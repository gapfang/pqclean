==> flow/design.v <==
module BFU (
    input  i_clk,
    input  i_intt,
    input  signed [15:0] i_a,
    input  signed [15:0] i_b,
    input  signed [15:0] i_twiddle,
    output logic signed [15:0] o_a,
    output logic signed [15:0] o_b
);
    localparam signed [15:0] KYBER_Q = 3329;  
    localparam signed [15:0] KYBER_QINV = -3327;  
    logic signed [15:0] a0_r, a0_w, a1_r, a1_w, a2_r, a2_w, a3_r, a3_w;
    logic signed [15:0] b0_r, b0_w;
    logic signed [15:0] twiddle0_r, twiddle0_w;
    logic signed [31:0] b_twiddle1_r, b_twiddle1_w, b_twiddle2_r, b_twiddle2_w;
    logic signed [15:0] b_twiddle_QINV_r, b_twiddle_QINV_w;
    logic signed [15:0] reduced_r, reduced_w;
    always_comb begin
        if (i_intt) begin
            a0_w = i_b + i_a;
            b0_w = i_b - i_a;
        end else begin
            a0_w = i_a;
            b0_w = i_b;
        end
        twiddle0_w = i_twiddle;
        a1_w = (i_intt & (a0_r >= KYBER_Q)) ? (a0_r - KYBER_Q) : a0_r;
        b_twiddle1_w = b0_r * twiddle0_r;
        a2_w = (i_intt & (a1_r <= -KYBER_Q)) ? (a1_r + KYBER_Q) : a1_r;
        b_twiddle_QINV_w = b_twiddle1_r * KYBER_QINV;
        b_twiddle2_w = b_twiddle1_r;
        reduced_w = (b_twiddle2_r - b_twiddle_QINV_r * KYBER_Q) >>> 16;
        a3_w = a2_r;
        if (i_intt) begin
            o_a = a3_r;
            o_b = reduced_r;
        end else begin
            o_a = a3_r + reduced_r;
            o_b = a3_r - reduced_r;
        end
    end
    always_ff @(posedge i_clk) begin
        a0_r <= a0_w;
        a1_r <= a1_w;
        a2_r <= a2_w;
        a3_r <= a3_w;
        b0_r <= b0_w;
        twiddle0_r <= twiddle0_w;
        b_twiddle1_r <= b_twiddle1_w;
        b_twiddle2_r <= b_twiddle2_w;
        b_twiddle_QINV_r <= b_twiddle_QINV_w;
        reduced_r <= reduced_w;
    end
endmodule
; ---- From RTL to reports: BFU
; Tool output for the design above, in the order of the flow.
; Lines are those of the file above, counted from 1.
; Operators carry their Yosys type and port widths (W data, S select, Z words).
; Cell names lack the library's common part.
; Not given: n/a
[inputs]
design = BFU
clock_port = i_clk
cell_library = sky130hd
pvt_corner = tt_025C_1v80

; ---- Word level
; Source: Yosys, flattened and elaborated, memories not mapped. Widths are those after wreduce; folded enables and synchronous resets count as part of the registers. Registers that Yosys merges into a memory's read port (data or address) are not register bits. Print and check cells do not count. Equal cells are merged and count once.
[bits]
romBits = 0
memories = 0
out_inout_bits = 32
ff_bits = 192
clocked_rd_ports_x_width = 0
ram_bits = 0
in_bits = 50
latchBits = 0
[op_classes]
mul = 3
muxes = 6
add_sub_neg = 7
n_shift = 0
n_div = 0
bitwise = 2
compare = 2
n_reduce_logical = 0
equal = 0
[op_table]
columns = operator, count
row1 = $mul A16 B16 Y32, 1
row2 = $mul A32 B13 Y16 const B, 1
row3 = $mul A16 B13 Y29 const B, 1
row4 = $mux W16, 6
row5 = $add A16 B16 Y16, 2
row6 = $sub A16 B16 Y16, 2
row7 = $sub A32 B29 Y32, 1
row8 = $add A16 B13 Y16 const B, 1
row9 = $sub A16 B13 Y16 const B, 1
row10 = $ge A16 B13 Y1 const B, 1
row11 = $le A16 B13 Y1 const B, 1
row12 = $and A1 B1 Y1, 2

; ---- Longest topological paths
; Yosys ltp: most cells in a row. Word level: on the elaborated netlist, between registers, memories and ports. Mapped: between sequential cells and ports; inverters and the memories' decode and read muxes count.
[depth]
depth_word = 3
abc_area = 1
mapped_depth = 27
depth_no_buf = 25

; ---- Mapped cells and area
; The flow's flattened synthesis, as Yosys stat reports it; memories are mapped. The netlist is that of the ABC_AREA named above (0 if unset); the other value can give another one.
; Totals and module areas in this step are rounded.
[synth_totals]
cell_count = 3491
area_um2 = 25200
ff_cells = 184
[by_type]
columns = type, count
row1 = fa_1, 322
row2 = dfxtp_1, 184
row3 = ha_1, 294
row4 = inv_1, 903
row5 = nand2_1, 880
row6 = nand3_1, 164
row7 = nor2_1, 192
row8 = a21oi_1, 125
row9 = xor2_1, 64
row10 = o21ai_0, 94
row11 = clkbuf_1, 83
row12 = nand4_1, 42
row13 = nor3_1, 32
row14 = o21bai_1, 17
row15 = xnor2_1, 14
row16 = o21ai_2, 10
row17 = buf_2, 11
row18 = and2_1, 7
; Not listed: further types 23, cells in them 53.

; ---- Worst setup path after synthesis
; OpenSTA on the mapped netlist: ideal clock, no wires. The path of least setup slack (recovery checks aside). Input and output delay are each 20% of the period. Register names are those of the netlist, which keeps one name where synthesis merged equal registers.
[synth_timing]
path_kind = flip-flop to flip-flop
start = register b0_r[15]
end = register b_twiddle1_r[31]
t_arrival_ns = 5.308
setup_ns = 0.112
path_delay_ns = 5.420
driving_pins = 23
tclk_ns = 5.82
launch_ns = 0.000
path_buffers = 1
setup_slack_ns = 0.399
synth_period_reached_ns = 5.421
; "path_delay_ns" = arrival - input delay + setup time.
; "driving_pins" counts driving pins, that of a launching flip-flop among them; a cell with two outputs on the path counts twice.
; "synth_period_reached_ns" is the clock period less the worst setup slack; recovery checks do not enter. This is arithmetic on one report: input and output delays are still those of the set period (20% each).
; Between the ends stands the longest chain of elaborated cells between them, by number of cells; it is not shown to be the way that was timed. Of several equally long chains one is given.
; A line is the first line of the expression or statement that the cell stems from. Yosys adds cells for indexed reads and writes and turns some case tables into memories.
[synth_between]
path_cell_list = dfxtp_1 > clkbuf_1 > nand2_1 > inv_1 > fa_1 > fa_1 > inv_1 > fa_1 > fa_1 > fa_1 > fa_1 > inv_1 > ha_1 > nand2_1 > inv_1 > nand3_1 > nor2_1 > and2_1 > nand2_1 > inv_1 > nor2_1 > nand2_1 > nand2_1
elab_chain_len = 1
cells_between = 1
cone_classes = 1 x mul
[synth_rtl]
columns = element, line
row1 = from (decl), 13  ; logic signed [15:0] b0_r, b0_w;
row2 = from (assign), 47  ; b0_r <= b0_w;
row3 = $mul A16 B16 Y32, 28  ; b_twiddle1_w = b0_r * twiddle0_r;
row4 = to (assign), 49  ; b_twiddle1_r <= b_twiddle1_w;
row5 = to (decl), 15  ; logic signed [31:0] b_twiddle1_r, b_twiddle1_w, b_twiddle2_r, b_twiddle2_w;

; ---- Timing after layout
; Path of least setup slack in the final report of run A (OpenROAD, finished layout, wires in). Where an end is a register, its clock arrival counts in the times.
[layout_timing]
path_kind = flip-flop to flip-flop
start = register twiddle0_r[4]
end = register b_twiddle1_r[30]
tclk_ns = 8.64
driving_pins = 19
t_arrival_ns = 6.46
launch_ns = 0.45
path_buffers = 0
setup_ns = 0.10
setup_slack_ns = 2.54
; Between the ends stands the longest chain of elaborated cells between them, by number of cells; it is not shown to be the way that was timed. Of several equally long chains one is given.
[layout_between]
path_cell_list = dfxtp_1 > nand2_1 > fa_1 > inv_1 > fa_1 > inv_1 > fa_1 > fa_1 > inv_1 > fa_1 > fa_1 > ha_1 > nand2_1 > nor2_1 > nand2_1 > nor3_1 > nand2_1 > nand3_1 > nand2_1
elab_chain_len = 1
cells_between = 1
cone_classes = 1 x mul
[layout_rtl]
columns = element, line
row1 = from (decl), 14  ; logic signed [15:0] twiddle0_r, twiddle0_w;
row2 = from (assign), 48  ; twiddle0_r <= twiddle0_w;
row3 = $mul A16 B16 Y32, 28  ; b_twiddle1_w = b0_r * twiddle0_r;
row4 = to (assign), 49  ; b_twiddle1_r <= b_twiddle1_w;
row5 = to (decl), 15  ; logic signed [31:0] b_twiddle1_r, b_twiddle1_w, b_twiddle2_r, b_twiddle2_w;

; Measured results for BFU: 2 stored runs of the Yosys and OpenROAD flow on sky130hd. The settings differ; the order carries no meaning. The constraints put input and output delay at 20% of the set period each and load the outputs with 0.01 pF.
; The results are shown rounded.

[run A: settings]
period_ns = 8.64
CORE_UTILIZATION = 52
SETUP_SLACK_MARGIN = 1.36
PLACE_DENSITY_LB_ADDON = 0.23
CORE_ASPECT_RATIO = 0.52
CORE_MARGIN = 7
CELL_PAD_IN_SITES_GLOBAL_PLACEMENT = 0
ABC_AREA = 1
GPL_ROUTABILITY_DRIVEN = 0
SLEW_MARGIN = 40
CAP_MARGIN = 20
[run A: results]
synth_area_um2 = 25200
die_footprint_um2 = 55200
utilization_pct = 57.2
setup_ws_ns = 2.54

[run B: settings]
period_ns = 6.01
CORE_UTILIZATION = 49
PLACE_DENSITY_LB_ADDON = 0.26
CORE_ASPECT_RATIO = 1.67
TNS_END_PERCENT = 90
ABC_AREA = 0
GPL_ROUTABILITY_DRIVEN = 1
CAP_MARGIN = 20
CORE_MARGIN = 2
SLEW_MARGIN = 20
[run B: results]
synth_area_um2 = 22100
die_footprint_um2 = 46900
utilization_pct = 55.6
setup_ws_ns = 0.252
